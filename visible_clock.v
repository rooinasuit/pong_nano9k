==> flow/design.v <==
module visible_clock (
    input P_CLK,
    input NRST,
    output CLK_EN
);
reg [19:0] timer;
always @ (posedge P_CLK) begin
    if (!NRST)
        timer <= 20'd0;
    else if (timer > 20'd555500)
        timer <= 20'd0;
    else
        timer <= timer + 1'b1;
end
assign CLK_EN = (timer == 20'd555500) ? 1'b1 : 1'b0;  
endmodule
# Step by step through the tools: visible_clock
# What the tools print for visible_clock, step after step.
# Lines are those of the file above, counted from 1.
# Operators: Yosys type, input widths -> output width; for muxes data width and select width s.
# A cell with - has no value.
[design]
top = "visible_clock"
clk_port = "P_CLK"
library = "sky130hd"
pvt_corner = "tt_025C_1v80"

# Word level
# Counts by Yosys on the flattened word-level netlist (proc, flatten, opt, wreduce; memories kept). Register bits leave out memories and registers merged into their read ports (data or address); mux counts leave out enables and synchronous resets folded into registers. Print and check cells are left out. Cells with the same type and inputs are merged into one.
[classes]
n_addsub = 1
n_cmp = 1
eq_ne = 1
n_mux = 1
n_logic = 1
n_reduce_logical = 1
[ops]
columns = ["op", "n"]
rows = [
  ["$add 20x1->20 const B", 1],
  ["$gt 20x20->1 const B", 1],
  ["$eq 20x20->1 const B", 1],
  ["$reduce_or 2->1", 1],
  ["$not 1->1", 1],
  ["$mux 1", 1],
]
[bits]
regBits = 20
inputBits = 2
elab_cells = 7

# Longest topological paths
# Yosys ltp: most cells in a row. Word level: on the elaborated netlist, between registers, memories and ports. Mapped: between sequential cells and ports; inverters and the memories' decode and read muxes count.
[depth]
depth_word = 2
abc_area = 0
mapped_depth = 6
depth_no_buf = 5

# After synthesis
# Source: synth_stat.txt of the flow (Yosys; design flattened, memories mapped). It holds for the ABC_AREA given above (unset counts as 0); a run with the other value may have another netlist.
[synth_totals]
cell_count = 118
area_um2 = 1069.8
ff_cells = 20
buf_cells = 7
[by_type]
columns = ["type", "n", "area_total_um2"]
rows = [
  ["sky130_fd_sc_hd__dfxtp_1", 20, 400.384],
  ["sky130_fd_sc_hd__a21oi_1", 16, 80.077],
  ["sky130_fd_sc_hd__xnor2_1", 7, 61.309],
  ["sky130_fd_sc_hd__xor2_1", 7, 61.309],
  ["sky130_fd_sc_hd__a22oi_2", 4, 50.048],
  ["sky130_fd_sc_hd__nand4_1", 8, 50.048],
  ["sky130_fd_sc_hd__nand3_1", 6, 30.029],
  ["sky130_fd_sc_hd__and4_1", 3, 26.275],
  ["sky130_fd_sc_hd__nand2_1", 7, 26.275],
  ["sky130_fd_sc_hd__ha_1", 2, 25.024],
  ["sky130_fd_sc_hd__nor4_1", 4, 25.024],
  ["sky130_fd_sc_hd__or3_1", 4, 25.024],
  ["sky130_fd_sc_hd__nor4_4", 1, 21.27],
  ["sky130_fd_sc_hd__inv_1", 4, 15.014],
  ["sky130_fd_sc_hd__nor3_1", 3, 15.014],
  ["sky130_fd_sc_hd__o21ai_0", 3, 15.014],
  ["sky130_fd_sc_hd__clkbuf_8", 1, 13.763],
  ["sky130_fd_sc_hd__and2_1", 2, 12.512],
]
# Not listed: further types 12, cells in them 16.

# Timing after synthesis
# OpenSTA on the mapped netlist: ideal clock, no wires. The path of least setup slack (recovery checks aside). Input and output delay are each 20% of the period. Register names are those of the netlist, which keeps one name where synthesis merged equal registers.
[synth_path]
path_type = "flip-flop to output port"
start = "register timer[15]"
end = "output CLK_EN"
clock_period_ns = 3.33
out_delay_ns = 0.666
launch_ns = 0.000
arrival_ns = 1.101
setup_slack_ns = 1.563
path_delay_ns = 1.101
stages = 4
synth_period_reached_ns = 1.767
# "path_delay_ns" = arrival - input delay + setup time.
# At an output port there is no setup time.
# "stages": output pins that drive a net of the path, with the launching flip-flop's if there is one; two outputs of one cell count as two.
# "synth_period_reached_ns" = period - worst setup slack (recovery checks aside). The figure is calculated, with input and output delays left at 20% of the set period.
# Between the ends stands the longest chain of elaborated cells between them, by number of cells; it is not shown to be the way that was timed. Of several equally long chains one is given.
# Each line given opens the expression or statement behind the cell; cells for indexed reads and writes are added by Yosys, which also makes memories of some case tables.
# A register here has more assigning lines than the two given.
[synth_between]
path_cell_list = "sky130_fd_sc_hd__dfxtp_1 > sky130_fd_sc_hd__nor4_4 > sky130_fd_sc_hd__nand4_2 > sky130_fd_sc_hd__nor3_1"
elab_chain_len = 2
[synth_lines]
columns = ["element", "line", "text"]
rows = [
  ["from (decl)", 6, "reg [19:0] timer;"],
  ["from (assign)", 9, "timer <= 20'd0;"],
  ["from (assign)", 13, "timer <= timer + 1'b1;"],
  ["$eq 20x20->1", 15, "assign CLK_EN = (timer == 20'd555500) ? 1'b1 : 1'b0;"],
  ["$mux 1", 15, ""],
  ["to (decl)", 4, "output CLK_EN"],
]

# Path in the finished layout
# From the final timing report of flow run A: the path of least setup slack in the routed layout; clock arrival at registers is part of the times.
[layout_path]
path_type = "flip-flop to flip-flop"
start = "register timer[10]"
end = "register timer[16]"
clock_period_ns = 1.99
setup_ns = 0.07
launch_ns = 0.25
arrival_ns = 2.05
setup_slack_ns = 0.12
stages = 6
# Between the ends stands the longest chain of elaborated cells between them, by number of cells; it is not shown to be the way that was timed. Of several equally long chains one is given.
# A register here has more assigning lines than the two given.
[layout_between]
path_cell_list = "sky130_fd_sc_hd__dfxtp_1 > sky130_fd_sc_hd__nor2_1 > sky130_fd_sc_hd__nand4_1 > sky130_fd_sc_hd__buf_4 > sky130_fd_sc_hd__or4_4 > sky130_fd_sc_hd__a21oi_2"
elab_chain_len = 2
[layout_lines]
columns = ["element", "line", "text"]
rows = [
  ["from (decl)", 6, "reg [19:0] timer;"],
  ["from (assign)", 9, "timer <= 20'd0;"],
  ["from (assign)", 13, "timer <= timer + 1'b1;"],
  ["$gt 20x20->1", 10, "else if (timer > 20'd555500)"],
  ["$reduce_or 2->1", "-", ""],
  ["to (assign)", 9, ""],
  ["to (assign)", 13, ""],
  ["to (decl)", 6, ""],
]

--- measured runs ---
2 stored runs of visible_clock in the flow (synthesis by Yosys, layout by OpenROAD, sky130hd cells), in arbitrary order. Constraints: input delay and output delay 20% of the set period each, output load 0.01 pF.
By "achieved_clock_period_ns" is meant the clock period of the run minus its worst setup slack. This is arithmetic on one report: input and output delays are still those of the set period (20% each).
"worst_path_time_ns": the worst setup path's part of the clock period (all of it between registers, 20% less for each end at a port) less its slack. A launch clock that arrives late makes it longer, a capture clock that arrives late makes it shorter.
"fin_power_uw" is the tool's figure for a default switching activity; nothing was simulated.

# flow run A
==> flow/run.sh <==
#!/bin/bash
# the make line also repeats the synthesis and layout settings of config.mk as NAME=value (left out here)
make -C /OpenROAD-flow-scripts/flow DESIGN_CONFIG=/design/flow/config.mk WORK_HOME=/design/flow/orfs CLKGATE_MAP_FILE= finish
==> flow/config.mk <==
export PLATFORM = sky130hd
export DESIGN_NAME = visible_clock
export DESIGN_NICKNAME = visible_clock
export VERILOG_FILES = /design/flow/design.v
export SDC_FILE = /design/flow/constraint.sdc
export NUM_CORES = 4
export LEC_CHECK = 0
export CAP_MARGIN = 20
export CELL_PAD_IN_SITES_DETAIL_PLACEMENT = 2
export CORE_ASPECT_RATIO = 1.36
export CORE_MARGIN = 2
export CORE_UTILIZATION = 30
export PLACE_DENSITY_LB_ADDON = 0.27
export SETUP_SLACK_MARGIN = 0.44
export SLEW_MARGIN = 35
export TNS_END_PERCENT = 30
==> flow/constraint.sdc <==
create_clock -name core_clock -period 1.99 [get_ports {P_CLK}]
set_input_delay 0.3980 -clock core_clock [delete_from_list [all_inputs] [get_ports {P_CLK}]]
set_output_delay 0.3980 -clock core_clock [all_outputs]
set_load 0.01 [all_outputs]

==> flow run A: results <==
post_synth_area_um2=1069.8
design.die.area_um2=4065.3
cell_area_final_um2=1356.3
finalUtil_pct=39.4
worstSetupSlack_ns=0.119
setup_tns_ns=0.000
hold_ws_ns=0.515
fin_power_uw=771.8
achieved_clock_period_ns=1.871
worst_path_time_ns=1.87
path_kind="flip-flop to flip-flop"

# flow run B
==> flow/run.sh <==
#!/bin/bash
# the make line also repeats the synthesis and layout settings of config.mk as NAME=value (left out here)
make -C /OpenROAD-flow-scripts/flow DESIGN_CONFIG=/design/flow/config.mk WORK_HOME=/design/flow/orfs CLKGATE_MAP_FILE= finish
==> flow/config.mk <==
export PLATFORM = sky130hd
export DESIGN_NAME = visible_clock
export DESIGN_NICKNAME = visible_clock
export VERILOG_FILES = /design/flow/design.v
export SDC_FILE = /design/flow/constraint.sdc
export NUM_CORES = 4
export LEC_CHECK = 0
export CAP_MARGIN = 0
export CELL_PAD_IN_SITES_GLOBAL_PLACEMENT = 3
export CORE_MARGIN = 4
export CORE_UTILIZATION = 34
export PLACE_DENSITY_LB_ADDON = 0.1
export SLEW_MARGIN = 0
==> flow/constraint.sdc <==
create_clock -name core_clock -period 2.23 [get_ports {P_CLK}]
set_input_delay 0.4460 -clock core_clock [delete_from_list [all_inputs] [get_ports {P_CLK}]]
set_output_delay 0.4460 -clock core_clock [all_outputs]
set_load 0.01 [all_outputs]

==> flow run B: results <==
post_synth_area_um2=1069.8
design.die.area_um2=4107.5
cell_area_final_um2=1193.6
finalUtil_pct=39.4
worstSetupSlack_ns=0.142
setup_tns_ns=0.000
hold_ws_ns=0.509
fin_power_uw=612.4
achieved_clock_period_ns=2.088
worst_path_time_ns=1.64
path_kind="flip-flop to output port"
--- end ---
